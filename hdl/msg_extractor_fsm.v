==> flow/design.v <==
`timescale 1ns / 100ps
module msg_extractor_fsm (
  input   clk, reset_n, in_valid, in_startofpacket, in_endofpacket, in_error,
  input   [63:0]  in_data,
  input   [2:0]   in_empty,
  output  reg in_ready, out_valid,
  output  reg [255:0] out_data,
  output  reg [31:0]  out_bytemask
  );
  reg     [3:0]   state, nextstate;
  reg     [15:0]  msg_count, nx_msg_count;
  reg     [15:0]  msg_length, nx_msg_length;
  reg     [255:0] payload0, nx_payload0;
  reg     [31:0]  payload0_mask, nx_payload0_mask;
  reg     [255:0] payload, nx_payload;
  reg     [31:0]  payload_mask, nx_payload_mask;
  reg             vout, nx_vout;
  parameter IDLE          = 3'd0,
            PARTIAL_PKT   = 3'd1,
            SPLIT_LEN_PKT = 3'd2,
            FULL_PKT      = 3'd3,
            LAST_PKT      = 3'd4;
  always @(posedge clk or negedge reset_n)
  begin
    if (!reset_n)
    begin
      state         <= IDLE;
      msg_count     <= 16'd0;
      msg_length    <= 16'd0;
      payload       <= 256'd0;
      payload0      <= 256'd0;
      vout          <= 1'b0;
      payload_mask  <= 32'd0;
      payload0_mask <= 32'd0;
    end
    else begin
      state         <= nextstate;
      msg_count     <= nx_msg_count;
      msg_length    <= nx_msg_length;
      payload       <= nx_payload;
      payload0      <= nx_payload0;
      vout          <= nx_vout;
      payload_mask  <= nx_payload_mask;
      payload0_mask <= nx_payload0_mask;
    end
  end
  always @(state or vout or payload or payload_mask or msg_count)
  begin
    if (msg_count==16'd0) in_ready = 1'b1;
    else                  in_ready = 1'b0;
    out_valid = vout;
    out_data  = payload;
    out_bytemask = payload_mask;
  end
  always @(in_data or in_valid or in_error or in_startofpacket or in_endofpacket or
            state or msg_length or msg_count or payload or payload0 or payload_mask or payload0_mask)
  begin
    nextstate       = IDLE;
    nx_msg_count    = 16'd0;
    nx_msg_length   = 16'd0;
    nx_payload      = 256'd0;
    nx_payload0     = 256'd0;;
    nx_vout         = 1'b0;
    nx_payload_mask = 32'd0;
    nx_payload0_mask= 32'd0;
    case (state)
      IDLE: if (in_valid & in_startofpacket & !in_error)
            begin
              nextstate       = PARTIAL_PKT;
              nx_msg_count    = in_data[63:48];
              nx_msg_length   = in_data[47:32] - 16'd4;
              nx_payload0     = in_data[31:0];
              nx_payload      = 256'd0;
              nx_vout         = 1'b0;
              nx_payload_mask = 32'd0;
              nx_payload0_mask= {4{1'b1}};
            end
      PARTIAL_PKT:
            if (in_valid & !in_error)
            begin
              if (msg_length == 16'd0)
              begin
                if (msg_count > 0)
                  nextstate   = PARTIAL_PKT;
                else
                  nextstate   = LAST_PKT;
                nx_msg_count  = msg_count - 16'd1;
                nx_msg_length = in_data[63:48] - 16'd6;
                nx_payload    = 256'd0;
                nx_payload0   = in_data[47:0];
                nx_vout       = 1'b1;
                nx_payload_mask = 32'd0;
                nx_payload0_mask= {6{1'b1}};
              end
              else if (msg_length == 16'd1)
              begin
                if (msg_count > 0)
                  nextstate   = PARTIAL_PKT;
                else
                  nextstate   = LAST_PKT;
                nx_msg_count  = msg_count - 16'd1;
                nx_msg_length = in_data[55:40] - 16'd5;
                nx_payload    = {payload0,in_data[63:56]};
                nx_payload0   = in_data[39:0];
                nx_vout         = 1'b1;
                nx_payload_mask = {payload0_mask , 1'b1} ;
                nx_payload0_mask= {5{1'b1}};
              end
              else if (msg_length == 16'd2)
              begin
                if (msg_count > 0)
                  nextstate   = PARTIAL_PKT;
                else
                  nextstate   = LAST_PKT;
                nx_msg_count  = msg_count - 16'd1;
                nx_msg_length = in_data[47:32] - 16'd4;
                nx_payload    = {payload0 , in_data[63:48]};
                nx_payload0   = in_data[31:0];
                nx_vout         = 1'b1;
                nx_payload_mask = {payload0_mask , {2{1'b1}}} ;
                nx_payload0_mask= {4{1'b1}};
              end
              else if (msg_length == 16'd3)
              begin
                if (msg_count > 0)
                  nextstate   = PARTIAL_PKT;
                else
                  nextstate   = LAST_PKT;
                nx_msg_count  = msg_count - 16'd1;
                nx_msg_length = in_data[39:24] - 16'd3;
                nx_payload    = {payload0 , in_data[63:40]};
                nx_payload0   = in_data[23:0];
                nx_vout         = 1'b1;
                nx_payload_mask = {payload0_mask , {3{1'b1}}} ;
                nx_payload0_mask= {3{1'b1}};
              end
              else if (msg_length == 16'd4)
              begin
                if (msg_count > 0)
                  nextstate   = PARTIAL_PKT;
                else
                  nextstate   = LAST_PKT;
                nx_msg_count  = msg_count - 16'd1;
                nx_msg_length = in_data[31:16] - 16'd2;
                nx_payload    = {payload0 , in_data[63:32]};
                nx_payload0   = in_data[15:0];
                nx_vout         = 1'b1;
                nx_payload_mask = {payload0_mask , {4{1'b1}}} ;
                nx_payload0_mask= {2{1'b1}};
              end
              else if (msg_length == 16'd5)
              begin
                if (msg_count > 0)
                  nextstate   = PARTIAL_PKT;
                else
                  nextstate   = LAST_PKT;
                nx_msg_count  = msg_count - 16'd1;
                nx_msg_length = in_data[23:8] - 16'd1;
                nx_payload    = {payload0 , in_data[63:24]};
                nx_payload0   = in_data[7:0];
                nx_vout         = 1'b1;
                nx_payload_mask = {payload0_mask , {5{1'b1}}} ;
                nx_payload0_mask= 1'b1;
              end
              else if (msg_length == 16'd6)
              begin
                if (msg_count > 0)
                  nextstate   = PARTIAL_PKT;
                else
                  nextstate   = LAST_PKT;
                nx_msg_count  = msg_count - 16'd1;
                nx_msg_length = in_data[15:0];
                nx_payload    = {payload0 , in_data[63:16]};
                nx_payload0   = 256'd0;;
                nx_vout         = 1'b1;
                nx_payload_mask = {payload0_mask , {6{1'b1}}} ;
                nx_payload0_mask= 32'd0;
              end
              else if (msg_length == 16'd7)
              begin
                nextstate     = SPLIT_LEN_PKT;
                nx_msg_count  = msg_count - 16'd1;
                nx_msg_length = in_data[7:0];
                nx_payload    = {payload0 , in_data[63:8]};
                nx_payload0   = 256'd0;;
                nx_vout         = 1'b1;
                nx_payload_mask = {payload0_mask , {7{1'b1}}} ;
                nx_payload0_mask= 32'd0;
              end
              else begin  
                if (msg_count == 0)
                  nextstate   = LAST_PKT;
                else
                  nextstate   = FULL_PKT;
                nx_msg_count  = msg_count;
                nx_msg_length = msg_length - 16'd8;
                nx_payload    = {payload0 , in_data[63:0]};
                nx_payload0   = 256'd0;;
                nx_vout         = 1'b0;
                nx_payload_mask = {payload0_mask , {8{1'b1}}} ;
                nx_payload0_mask= 32'd0;
              end
            end
      SPLIT_LEN_PKT:
            if (in_valid & !in_error)
            begin
              nextstate     = FULL_PKT;
              nx_msg_count  = msg_count;
              nx_msg_length = {msg_length, in_data[63:56]} - 16'd7;
              nx_payload    = in_data[55:0];
              nx_payload0   = 256'd0;;
              nx_vout         = 1'b0;
              nx_payload_mask = {payload0_mask , {7{1'b1}}} ;
              nx_payload0_mask= 32'd0;
            end
      FULL_PKT:
            if (in_valid & !in_error)
            begin
              if (msg_length == 16'd0)
              begin
                if (msg_count > 0)
                  nextstate   = PARTIAL_PKT;
                else
                  nextstate   = LAST_PKT;
                nx_msg_count  = msg_count - 16'd1;
                nx_msg_length = in_data[63:48] - 16'd6;
                nx_payload    = 256'd0;
                nx_payload0   = in_data[47:0];
                nx_vout         = 1'b1;
                nx_payload_mask = 32'd0;
                nx_payload0_mask= {6{1'b1}};
              end
              else if (msg_length == 16'd1)
              begin
                if (msg_count > 0)
                  nextstate   = PARTIAL_PKT;
                else
                  nextstate   = LAST_PKT;
                nx_msg_count  = msg_count - 16'd1;
                nx_msg_length = in_data[55:40] - 16'd5;
                nx_payload    = {payload0,in_data[63:56]};
                nx_payload0   = in_data[39:0];
                nx_vout         = 1'b1;
                nx_payload_mask = {payload_mask , 1'b1} ;
                nx_payload0_mask= {5{1'b1}};
              end
              else if (msg_length == 16'd2)
              begin
                if (msg_count > 0)
                  nextstate   = PARTIAL_PKT;
                else
                  nextstate   = LAST_PKT;
                nx_msg_count  = msg_count - 16'd1;
                nx_msg_length = in_data[47:32] - 16'd4;
                nx_payload    = {payload, in_data[63:48]};
                nx_payload0   = in_data[31:0];
                nx_vout         = 1'b1;
                nx_payload_mask = {payload_mask , {2{1'b1}}} ;
                nx_payload0_mask= {4{1'b1}};
              end
              else if (msg_length == 16'd3)
              begin
                if (msg_count > 0)
                  nextstate   = PARTIAL_PKT;
                else
                  nextstate   = LAST_PKT;
                nx_msg_count  = msg_count - 16'd1;
                nx_msg_length = in_data[39:24] - 16'd3;
                nx_payload    = {payload , in_data[63:40]};
                nx_payload0   = in_data[23:0];
                nx_vout         = 1'b1;
                nx_payload_mask = {payload_mask , {3{1'b1}}} ;
                nx_payload0_mask= {3{1'b1}};
              end
              else if (msg_length == 16'd4)
              begin
                if (msg_count > 0)
                  nextstate   = PARTIAL_PKT;
                else
                  nextstate   = LAST_PKT;
                nx_msg_count  = msg_count - 16'd1;
                nx_msg_length = in_data[31:16] - 16'd2;
                nx_payload    = {payload , in_data[63:32]};
                nx_payload0   = in_data[15:0];
                nx_vout         = 1'b1;
                nx_payload_mask = {payload_mask , {4{1'b1}}} ;
                nx_payload0_mask= {2{1'b1}};
              end
              else if (msg_length == 16'd5)
              begin
                if (msg_count > 0)
                  nextstate   = PARTIAL_PKT;
                else
                  nextstate   = LAST_PKT;
                nx_msg_count  = msg_count - 16'd1;
                nx_msg_length = in_data[23:8] - 16'd1;
                nx_payload    = {payload , in_data[63:24]};
                nx_payload0   = in_data[7:0];
                nx_vout         = 1'b1;
                nx_payload_mask = {payload_mask , {5{1'b1}}} ;
                nx_payload0_mask= 1'b1;
              end
              else if (msg_length == 16'd6)
              begin
                if (msg_count > 0)
                  nextstate   = PARTIAL_PKT;
                else
                  nextstate   = LAST_PKT;
                nx_msg_count  = msg_count - 16'd1;
                nx_msg_length = in_data[15:0];
                nx_payload    = {payload , in_data[63:16]};
                nx_payload0   = 256'd0;;
                nx_vout         = 1'b1;
                nx_payload_mask = {payload_mask , {6{1'b1}}} ;
                nx_payload0_mask= 32'd0;
              end
              else if (msg_length == 16'd7)
              begin
                nextstate     = SPLIT_LEN_PKT;
                nx_msg_count  = msg_count - 16'd1;
                nx_msg_length = in_data[7:0];
                nx_payload    = {payload , in_data[63:8]};
                nx_payload0   = 256'd0;;
                nx_vout         = 1'b1;
                nx_payload_mask = {payload_mask , {7{1'b1}}} ;
                nx_payload0_mask= 32'd0;
              end
              else  
              begin
                nextstate     = FULL_PKT;
                nx_msg_count  = msg_count;
                nx_msg_length = msg_length - 16'd8;
                nx_payload    = {payload , in_data[63:0]};
                nx_payload0   = 256'd0;;
                nx_vout         = 1'b0;
                nx_payload_mask = {payload_mask , {8{1'b1}}} ;
                nx_payload0_mask= 32'd0;
              end
            end
      LAST_PKT:
            begin
              nextstate     = IDLE;
              nx_msg_count  = 16'd0;
              nx_msg_length = 16'd0;
              nx_payload    = 256'd0;
              nx_payload0   = 256'd0;;
              nx_vout       = 1'b0;
              nx_payload_mask = {payload_mask , {8{1'b1}}};
              nx_payload0_mask= 32'd0;
            end
    endcase
  end
endmodule
### Reports on msg_extractor_fsm

Tool output for the design above, in the order of the flow.
Line numbers count from 1 in the design file above.
Operators: Yosys type, input widths -> output width; for muxes data width and select width s.
Library cell names are shortened.
A cell with - has no value.

* top: msg_extractor_fsm
* clock input: clk
* cell library: sky130hd
* timing corner: tt_025C_1v80

### Word level

Yosys after proc, flatten, opt, wreduce and memory -nomap, before mapping. Memory bits, and registers merged into a memory's read port (data or address), are not among the register bits. Print and check cells are not counted. Equal cells are merged and count once.

* $add $sub $neg: 9
* $lt $le $gt $ge: 1
* equality and inequality tests: 13
* mux-type cells: 116
* bitwise operators: 3
* reduce/logical cells: 6

Operator list (number)
* $mux 256: 18
* $mux 248: 5
* $pmux 256 s3: 1
* $mux 32: 20
* $pmux 248 s2: 1
* $mux 16: 23
* $mux 31: 5
* $pmux 32 s4: 1
* $pmux 16 s3: 2
* $mux 4: 17
* $sub 16x3->16 const B: 4
* $eq 16x3->1 const B: 4
* $pmux 31 s2: 1
* $mux 56: 1
* $sub 16x1->16 const B: 2
* $sub 16x2->16 const B: 2
* $eq 16x2->1 const B: 2
* $logic_not 16->1: 2
* $gt 16x1->1 const B: 1
* $eq 16x1->1 const B: 1
* $sub 16x4->16 const B: 1
* $pmux 4 s4: 1
* $mux 1: 14
* $ne 10x8->1 const B: 1
* $mux 3: 3
* $eq 4x2->1 const B: 2
* $mux 8: 1
* $eq 4x1->1 const B: 1

Other operator kinds: 8; their cells: 11.

* bits in registers: 604
* input bits: 73

### Depth

Depth = most cells in a row (Yosys ltp): at word level without a register or memory, in the mapped netlist without a sequential cell, where the memories' decode and read muxes count.

* word-level depth: 12
* ABC_AREA: 0
* mapped depth: 12

### Mapped cells and area

Yosys stat after the flow's synthesis: flattened, memories mapped to cells. It holds for the ABC_AREA given above (unset counts as 0); a run with the other value may have another netlist.

Cells by type
* dfrtp_1: number 379, total area 9.48E+03 sq um
* mux2i_1: number 287, total area 2.87E+03 sq um
* a211oi_1: number 372, total area 2.79E+03 sq um
* o221ai_1: number 288, total area 2.52E+03 sq um
* nand2_1: number 431, total area 1.62E+03 sq um
* nor2_1: number 389, total area 1460.15 sq um
* o21ai_0: number 283, total area 1.42E+03 sq um
* clkbuf_1: number 365, total area 1.37E+03 sq um
* a21oi_1: number 220, total area 1.1E+03 sq um
* o211ai_1: number 98, total area 735.706 sq um
* o21ai_1: number 145, total area 725.696 sq um
* buf_2: number 109, total area 545.523 sq um
* xnor2_1: number 54, total area 472.954 sq um
* o22ai_1: number 73, total area 456.688 sq um
* a22oi_1: number 55, total area 412.896 sq um
* a211o_1: number 44, total area 385.37 sq um
* a221oi_1: number 44, total area 385.37 sq um
* xor2_1: number 39, total area 341.578 sq um

Not listed: further types 60, cells in them 662.

* cells in the netlist: 4337
* chip area (Yosys): 33764.9 sq um
* sequential part of the area: 9510.4 sq um
* mapped flip-flops: 380
* buffer cells: 544

### Timing after synthesis

Source: OpenSTA report_checks on the synthesized netlist (no wires, ideal clock, input and output delay 20% of the period each), path of least setup slack; recovery checks are left aside. Register names are those of the netlist, which keeps one name where synthesis merged equal registers.

* path type: input to register
* start point: in in_data[17]
* end point: reg msg_length[15]
* period: 3.3 ns
* external input delay: 0.660 ns
* setup time: 0.124 ns
* arrival: 2.699 ns
* required time: 3.176 ns
* slack: 0.477 ns
* delay of the path: 2.163 ns
* stages: 10
* buffers on the path: 1
* period reached after synthesis: 2.823 ns

"delay of the path" is the arrival time less input delay plus setup time.
"stages": output pins that drive a net of the path, with the launching flip-flop's if there is one; two outputs of one cell count as two.
"period reached after synthesis" is the clock period less the worst setup slack; recovery checks do not enter. This is arithmetic on one report: input and output delays are still those of the set period (20% each).
Between the ends stands the longest chain of elaborated cells between them, by number of cells; it is not shown to be the way that was timed. Of several equally long chains one is given.
A line is the first line of the expression or statement that the cell stems from. Yosys adds cells for indexed reads and writes and turns some case tables into memories.

* cell sequence: clkbuf_1 inv_1 ha_1 nor3b_1 nand2_1 nor4_1 xor2_1 a221oi_1 a221oi_1 a211o_1
* cells in the longest elaborated chain: 9

Ends and longest elaborated chain, after synthesis
* start: declaration: line 4 `input   [63:0]  in_data,`
* $sub 16x1->16: line 158 `nx_msg_length = in_data[23:8] - 16'd1;`
* $mux 16: line 151 `else if (msg_length == 16'd5)`
* $mux 16: line 137 `else if (msg_length == 16'd4)`
* $mux 16: line 123 `else if (msg_length == 16'd3)`
* $mux 16: line 109 `else if (msg_length == 16'd2)`
* $mux 16: line 95 `else if (msg_length == 16'd1)`
* $mux 16: line 81 `if (msg_length == 16'd0)`
* $mux 16: line 79 `if (in_valid & !in_error)`
* $pmux 16 s3: line 66 `case (state)`
* end: assignment: line 29 `msg_length    <= 16'd0;`
* end: assignment: line 39 `msg_length    <= nx_msg_length;`
* end: declaration: line 12 `reg     [15:0]  msg_length, nx_msg_length;`

### Timing after layout

Path of least setup slack in the final report of run 2 (OpenROAD, finished layout, wires in). Where an end is a register, its clock arrival counts in the times.

* path type: register to register
* start point: reg msg_length[13]
* end point: reg msg_length[11]
* period: 3.38 ns
* setup time: 0.13 ns
* arrival: 3.51 ns
* required time: 3.88 ns
* slack: 0.37 ns
* stages: 12
* buffers on the path: 4

Between the ends stands the longest chain of elaborated cells between them, by number of cells; it is not shown to be the way that was timed. Of several equally long chains one is given.

* cell sequence: dfrtp_2 or4_4 buf_8 nor4_4 buf_4 buf_12 nand2_8 buf_12 o211ai_1 a211oi_1 a2111oi_2 o41ai_1
* cells in the longest elaborated chain: 11

Ends and longest elaborated chain, after layout
* start: declaration: line 12 `reg     [15:0]  msg_length, nx_msg_length;`
* start: assignment: line 29 `msg_length    <= 16'd0;`
* start: assignment: line 39 `msg_length    <= nx_msg_length;`
* $eq 16x3->1: line 179 `else if (msg_length == 16'd7)`
* $mux 16: line 179
* $mux 16: line 165 `else if (msg_length == 16'd6)`
* $mux 16: line 151 `else if (msg_length == 16'd5)`
* $mux 16: line 137 `else if (msg_length == 16'd4)`
* $mux 16: line 123 `else if (msg_length == 16'd3)`
* $mux 16: line 109 `else if (msg_length == 16'd2)`
* $mux 16: line 95 `else if (msg_length == 16'd1)`
* $mux 16: line 81 `if (msg_length == 16'd0)`
* $mux 16: line 79 `if (in_valid & !in_error)`
* $pmux 16 s3: line 66 `case (state)`
* end: assignment: line 29
* end: assignment: line 39
* end: declaration: line 12

Data sheet: physical implementation of msg_extractor_fsm

Flow measurements of msg_extractor_fsm on sky130hd: 2 stored runs with different settings, listed in no order. Input and output delays are each 20% of the period that was set; the output load is 0.01 pF.
"reached clock period": clock period set for the run, less the worst setup slack. It is reckoned from that one timing run; input and output delays stay at 20% of the period that was set.

### Run 1

==> flow/run.sh <==
#!/bin/bash
# the make line also repeats the synthesis and layout settings of config.mk as NAME=value (left out here)
make -C /OpenROAD-flow-scripts/flow DESIGN_CONFIG=/design/flow/config.mk WORK_HOME=/design/flow/orfs CLKGATE_MAP_FILE= finish
==> flow/config.mk <==
export PLATFORM = sky130hd
export DESIGN_NAME = msg_extractor_fsm
export DESIGN_NICKNAME = msg_extractor_fsm
export VERILOG_FILES = /design/flow/design.v
export SDC_FILE = /design/flow/constraint.sdc
export NUM_CORES = 4
export LEC_CHECK = 0
export CAP_MARGIN = 20
export CORE_MARGIN = 9
export CORE_UTILIZATION = 30
export GPL_ROUTABILITY_DRIVEN = 0
export GPL_TIMING_DRIVEN = 1
export MIN_ROUTING_LAYER = met1
export PLACE_DENSITY = 0.94
export SLEW_MARGIN = 20
export TNS_END_PERCENT = 70
==> flow/constraint.sdc <==
create_clock -name core_clock -period 2.64 [get_ports {clk}]
set_input_delay 0.5280 -clock core_clock [delete_from_list [all_inputs] [get_ports {clk}]]
set_output_delay 0.5280 -clock core_clock [all_outputs]
set_load 0.01 [all_outputs]

Outcome of run 1: incomplete, routing halted on GRT-0232

### Run 2

==> flow/run.sh <==
#!/bin/bash
# the make line also repeats the synthesis and layout settings of config.mk as NAME=value (left out here)
make -C /OpenROAD-flow-scripts/flow DESIGN_CONFIG=/design/flow/config.mk WORK_HOME=/design/flow/orfs CLKGATE_MAP_FILE= finish
==> flow/config.mk <==
export PLATFORM = sky130hd
export DESIGN_NAME = msg_extractor_fsm
export DESIGN_NICKNAME = msg_extractor_fsm
export VERILOG_FILES = /design/flow/design.v
export SDC_FILE = /design/flow/constraint.sdc
export NUM_CORES = 4
export LEC_CHECK = 0
export CAP_MARGIN = 20
export CORE_MARGIN = 2
export CORE_UTILIZATION = 40
export SETUP_SLACK_MARGIN = 0.47
export SLEW_MARGIN = 20
==> flow/constraint.sdc <==
create_clock -name core_clock -period 3.38 [get_ports {clk}]
set_input_delay 0.6760 -clock core_clock [delete_from_list [all_inputs] [get_ports {clk}]]
set_output_delay 0.6760 -clock core_clock [all_outputs]
set_load 0.01 [all_outputs]

Results of run 2:
- Netlist area reported by Yosys: 33764.9 sq um
- Reached clock period: 3.013 ns
- Worst hold slack: 0.494 ns
- Die area: 86750.9 sq um
- Area of the standard cells in the finished layout: 45069.5 sq um
- Setup slack of the worst path: 0.367 ns
- Post-route utilization: 53.9%
- Setup total negative slack: 0.000 ns
